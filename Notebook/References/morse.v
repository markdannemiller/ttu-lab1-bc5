==> flow/design.v <==
module morse_reciever (
    input clk,
    input ir,
    input res,
    output reg [21:0] morse_char  
);
    localparam period = 6000000;  
    localparam letter_space = 3'B000;     
    localparam word_space = 7'B0000000;  
    reg [22:0] counter;      
    reg [21:0] i;             
    reg [21:0] char_buffer;   
    always @(posedge clk) begin
        if (res) begin
            counter <= 0;
            i <=0;
            morse_char <= 0;
            char_buffer <= 0;
        end
        else begin
            counter <= counter + 1;
            if (counter >= period) begin
                counter <= 0;    
                char_buffer[21-i] <= ir;
                i <= i + 1;
            end
            if (i>=2 && char_buffer[21-i+2:21-i] == letter_space) begin  
                morse_char <= char_buffer;
                i <= 0;
                char_buffer <= 0;
            end
            else if (i>=6 && char_buffer[21-i+6:21-i] == word_space) begin
                morse_char <= char_buffer;
                i <= 0;
                char_buffer <= 0;
            end
        end
    end
endmodule
module morse_decoder (
    input clk,
    input [21:0] morse_char,
    output reg [7:0] morse_char_decoded
);
    always @(posedge clk) begin
        case(morse_char)
        22'b0000000000000000000000: morse_char_decoded = 8'b00000001;  
        22'b0000000000000000000001: morse_char_decoded = 8'b00000010;  
        22'b0000000000000000000011: morse_char_decoded = 8'b00000100;  
        22'b0000000000000000000111: morse_char_decoded = 8'b00001000;  
        22'b0000000000000000001111: morse_char_decoded = 8'b00010000;  
        22'b0000000000000000011111: morse_char_decoded = 8'b00100000;  
        22'b0000000000000000111111: morse_char_decoded = 8'b01000000;  
        22'b0000000000000001111111: morse_char_decoded = 8'b10000000;  
        22'b0000000000000011111111: morse_char_decoded = 8'b00000011;  
        22'b0000000000000111111111: morse_char_decoded = 8'b00000110;  
        default:
            morse_char_decoded = 8'b00000000;    
        endcase
    end
endmodule
# --- Step by step through the tools: morse_reciever ---
# What the tools print for morse_reciever, step after step.
# Lines are those of the file above, counted from 1.
inputs:
  design: "morse_reciever"
  clock: "clk"
  lib: "sky130hd"
  corner: "tt_025C_1v80"

# --- Word-level counts ---
# Source: Yosys, flattened and elaborated, memories not mapped. Widths are those after wreduce. Registers that Yosys merges into a memory's read port (data or address) are not register bits. Print and check cells do not count.
classes:
  addsub: 4
  mul: 0
  div: 0
  compare: 3
  n_eq: 0
  n_shift: 4
  muxes: 2
  bitwise: 3
  reduce_logical: 7
op_table:
  columns: ["op", "n"]
  rows:
  - ["22-bit 2-to-1 mux", 2]
  - ["1-bit by 33-bit variable shift with 22-bit output", 1]
  - ["1-bit by 33-bit variable shift with 22-bit output with constant A", 1]
  - ["32-bit negation with 33-bit output", 1]
  - ["22-bit by 23-bit indexed select with 3-bit output", 1]
  - ["22-bit by 23-bit indexed select with 7-bit output", 1]
  - ["23-bit by 1-bit adder with 23-bit output with constant B", 1]
  - ["23-bit >= comparator with constant B", 1]
  - ["5-bit by 22-bit subtractor with 23-bit output with constant A", 1]
  - ["22-bit by 1-bit adder with 22-bit output with constant B", 1]
  - ["22-bit by 2-bit >= comparator with 1-bit output with constant B", 1]
  - ["22-bit bitwise AND", 1]
  - ["22-bit bitwise OR", 1]
  - ["22-bit by 3-bit >= comparator with 1-bit output with constant B", 1]
  - ["22-bit NOT", 1]
  - ["7-bit zero test", 1]
  - ["3-bit zero test", 1]
  - ["3-bit OR reduction", 1]
  - ["1-bit logical AND", 2]
  - ["2-bit nonzero test", 1]
  - ["2-bit OR reduction", 1]
word_totals:
  reg_bits: 89
  latchBits: 0
  ramBits: 0
  romBits: 0
  clocked_rd_ports_x_width: 0
  n_memories: 0
  input_bits: 3
  out_inout_bits: 22
  word_cells: 27

# --- Depth ---
# Yosys ltp: most cells in a row. Word level: on the elaborated netlist, between registers, memories and ports. Mapped: between sequential cells and ports; inverters and the memories' decode and read muxes count.
depth:
  depth_word: 6
  abc_area: 0
  ltp_mapped: 11
  mapped_depth_nobuf: 9

# --- Mapped cells and area ---
# The flow's flattened synthesis, as Yosys stat reports it; memories are mapped. The netlist is that of the ABC_AREA named above (0 if unset); the other value can give another one.
# Totals and module areas in this step are rounded.
mapped:
  cell_count: 572
  mapped_area_um2: 4630
  seq_area_um2: 1780
  ffs: 89
  buffers: 27
types:
  columns: ["cell_type", "n", "type_area_um2"]
  rows:
  - ["sky130_fd_sc_hd__dfxtp_1", 89, 1.78E+03]
  - ["sky130_fd_sc_hd__nor2_1", 92, 345.331]
  - ["sky130_fd_sc_hd__xnor2_1", 30, 262.752]
  - ["sky130_fd_sc_hd__nand3_1", 44, 220.211]
  - ["sky130_fd_sc_hd__a21oi_1", 35, 175.168]
  - ["sky130_fd_sc_hd__xor2_1", 19, 166.41]
  - ["sky130_fd_sc_hd__o21ai_0", 33, 165.158]
  - ["sky130_fd_sc_hd__mux2i_1", 16, 160.154]
  - ["sky130_fd_sc_hd__nand2_1", 39, 146.39]
  - ["sky130_fd_sc_hd__ha_1", 8, 100.096]
  - ["sky130_fd_sc_hd__nand4_1", 15, 93.84]
  - ["sky130_fd_sc_hd__nor3_1", 18, 90.086]
  - ["sky130_fd_sc_hd__buf_2", 14, 70.067]
  - ["sky130_fd_sc_hd__inv_1", 16, 60.058]
  - ["sky130_fd_sc_hd__and3_1", 8, 50.048]
  - ["sky130_fd_sc_hd__clkbuf_1", 12, 45.043]
  - ["sky130_fd_sc_hd__nand3b_1", 6, 45.043]
  - ["sky130_fd_sc_hd__a211oi_1", 5, 37.536]
# Other cell types: 43; their cells: 73.

# --- Timing after synthesis ---
# OpenSTA on the mapped netlist: ideal clock, no wires. The path of least setup slack (recovery checks aside). Input and output delay are each 20% of the period. Register names are those of the netlist, which keeps one name where synthesis merged equal registers.
synth_path:
  path_type: "register to register"
  from: "reg i[1]"
  to: "reg char_buffer[21]"
  period_ns: 2.73
  setup_time_ns: 0.117
  t_first_pin_ns: 0.000
  arrival_time_ns: 2.571
  required_ns: 2.613
  path_slack_ns: 0.042
  delay_ns: 2.688
  path_stages: 11
  path_buffers: 1
  period_less_setup_slack_ns: 2.688
# "delay_ns" = arrival - input delay + setup time.
# "path_stages": output pins that drive a net of the path, with the launching flip-flop's if there is one; two outputs of one cell count as two.
# "period_less_setup_slack_ns" is the clock period less the worst setup slack; recovery checks do not enter. This is arithmetic on one report: input and output delays are still those of the set period (20% each).
# The rows between start and end are the longest chain of elaborated cells between them; the timing report does not say that the signal goes this way. Where chains are equally long, one stands for them.
# Each line given opens the expression or statement behind the cell; cells for indexed reads and writes are added by Yosys, which also makes memories of some case tables.
# At most two assigning lines are given for a register; there are more.
# Where a signal picks the word or bit written, the line may be left out of the assigning lines.
synth_via:
  path_cell_list: "sky130_fd_sc_hd__dfxtp_1 sky130_fd_sc_hd__clkbuf_1 sky130_fd_sc_hd__inv_1 sky130_fd_sc_hd__ha_1 sky130_fd_sc_hd__inv_1 sky130_fd_sc_hd__nand3_1 sky130_fd_sc_hd__o311ai_1 sky130_fd_sc_hd__nor3b_2 sky130_fd_sc_hd__nor3b_1 sky130_fd_sc_hd__mux2i_1 sky130_fd_sc_hd__nor2_1"
  elab_chain_len: 6
  cone_cells: 16
  classes_between: "add/sub: 2; compare: 2; shift: 4; logic: 3; reduce/logical: 5"
synth_rtl:
  columns: ["element", "line", "source"]
  rows:
  - ["start: declaration", 11, "reg [21:0] i;"]
  - ["start: assignment", 16, "i <=0;"]
  - ["start: assignment", 25, "i <= i + 1;"]
  - ["5-bit by 22-bit subtractor with 23-bit output", 24, "char_buffer[21-i] <= ir;"]
  - ["32-bit negation with 33-bit output", 24, null]
  - ["1-bit by 33-bit variable shift with 22-bit output", 24, null]
  - ["22-bit NOT", 24, null]
  - ["22-bit bitwise AND", 24, null]
  - ["22-bit bitwise OR", 24, null]
  - ["end: assignment", 18, "char_buffer <= 0;"]
  - ["end: assignment", 30, "char_buffer <= 0;"]
  - ["end: declaration", 12, "reg [21:0] char_buffer;"]

# --- Timing after layout ---
# From the final timing report of run A: the path of least setup slack in the routed layout; clock arrival at registers is part of the times.
layout_path:
  path_type: "register to register"
  from: "reg i[1]"
  to: "reg char_buffer[21]"
  period_ns: 3.6
  setup_time_ns: 0.11
  t_first_pin_ns: 0.36
  arrival_time_ns: 3.28
  required_ns: 3.84
  path_slack_ns: 0.56
  path_stages: 10
  path_buffers: 0
# The rows between start and end are the longest chain of elaborated cells between them; the timing report does not say that the signal goes this way. Where chains are equally long, one stands for them.
# At most two assigning lines are given for a register; there are more.
# Where a signal picks the word or bit written, the line may be left out of the assigning lines.
layout_via:
  path_cell_list: "sky130_fd_sc_hd__dfxtp_1 sky130_fd_sc_hd__inv_1 sky130_fd_sc_hd__ha_1 sky130_fd_sc_hd__inv_1 sky130_fd_sc_hd__nand3_1 sky130_fd_sc_hd__o311ai_1 sky130_fd_sc_hd__nor3b_2 sky130_fd_sc_hd__nor3b_1 sky130_fd_sc_hd__mux2i_1 sky130_fd_sc_hd__nor2_1"
  elab_chain_len: 6
  cone_cells: 16
  classes_between: "add/sub: 2; compare: 2; shift: 4; logic: 3; reduce/logical: 5"
layout_rtl:
  columns: ["element", "line", "source"]
  rows:
  - ["start: declaration", 11, "reg [21:0] i;"]
  - ["start: assignment", 16, "i <=0;"]
  - ["start: assignment", 25, "i <= i + 1;"]
  - ["5-bit by 22-bit subtractor with 23-bit output", 24, "char_buffer[21-i] <= ir;"]
  - ["32-bit negation with 33-bit output", 24, null]
  - ["1-bit by 33-bit variable shift with 22-bit output", 24, null]
  - ["22-bit NOT", 24, null]
  - ["22-bit bitwise AND", 24, null]
  - ["22-bit bitwise OR", 24, null]
  - ["end: assignment", 18, "char_buffer <= 0;"]
  - ["end: assignment", 30, "char_buffer <= 0;"]
  - ["end: declaration", 12, "reg [21:0] char_buffer;"]

# Record of 2 stored runs of the RTL-to-layout flow on morse_reciever, platform sky130hd. The runs are unordered. Constraints: input delay and output delay 20% of the set period each, output load 0.01 pF.
# "achieved_period_ns" means the clock period less the worst setup slack. The figure is calculated, with input and output delays left at 20% of the set period.
# "worst_path_ns": the worst setup path's part of the clock period (all of it between registers, 20% less for each end at a port) less its slack. A launch clock that arrives late makes it longer, a capture clock that arrives late makes it shorter.
# "final_power_w" rests on the timing tool's default activity at the inputs, not on a simulated workload.
# Measured values are rounded.
runs:
  - name: "run A"
    settings:
      period_ns: 3.6
      CORE_UTILIZATION: 67
      PLACE_DENSITY_LB_ADDON: 0.24
      HOLD_SLACK_MARGIN: 0.22
      CORE_MARGIN: 7
      TNS_END_PERCENT: 25
      CTS_CLUSTER_SIZE: 41
      CTS_CLUSTER_DIAMETER: 241
      CAP_MARGIN: 5
      MAX_ROUTING_LAYER: "met4"
      SLEW_MARGIN: 20
    results:
      final_setup_ws_ns: 0.559
      total_die_area_um2: 9430
      holdWs_ns: 0.469
      achieved_period_ns: 3.041
      finish.stdcell_area_um2: 5140
      ys_area_um2: 4630
      final_power_w: 0.00174
      worst_path_ns: 3.04
      path_kind: "register to register"
      finish.utilization_pct: 76.5
      setup_tns_ns: 0.000
  - name: "run B"
    settings:
      period_ns: 3.4
      CORE_UTILIZATION: 23
      SETUP_SLACK_MARGIN: 0.38
      PLACE_DENSITY_LB_ADDON: 0.24
      GPL_TIMING_DRIVEN: 1
      GPL_ROUTABILITY_DRIVEN: 1
      CTS_CLUSTER_SIZE: 23
      SLEW_MARGIN: 30
      MIN_ROUTING_LAYER: "met1"
      MAX_ROUTING_LAYER: "met4"
      CAP_MARGIN: 20
      CORE_MARGIN: 2
    results:
      final_setup_ws_ns: 0.518
      ys_area_um2: 4630
      final_power_w: 0.00208
      finish.stdcell_area_um2: 5510
      holdWs_ns: 0.464
      achieved_period_ns: 2.882
      setup_tns_ns: 0.000
      finish.utilization_pct: 28.1
      total_die_area_um2: 21300
      worst_path_ns: 2.88
      path_kind: "register to register"
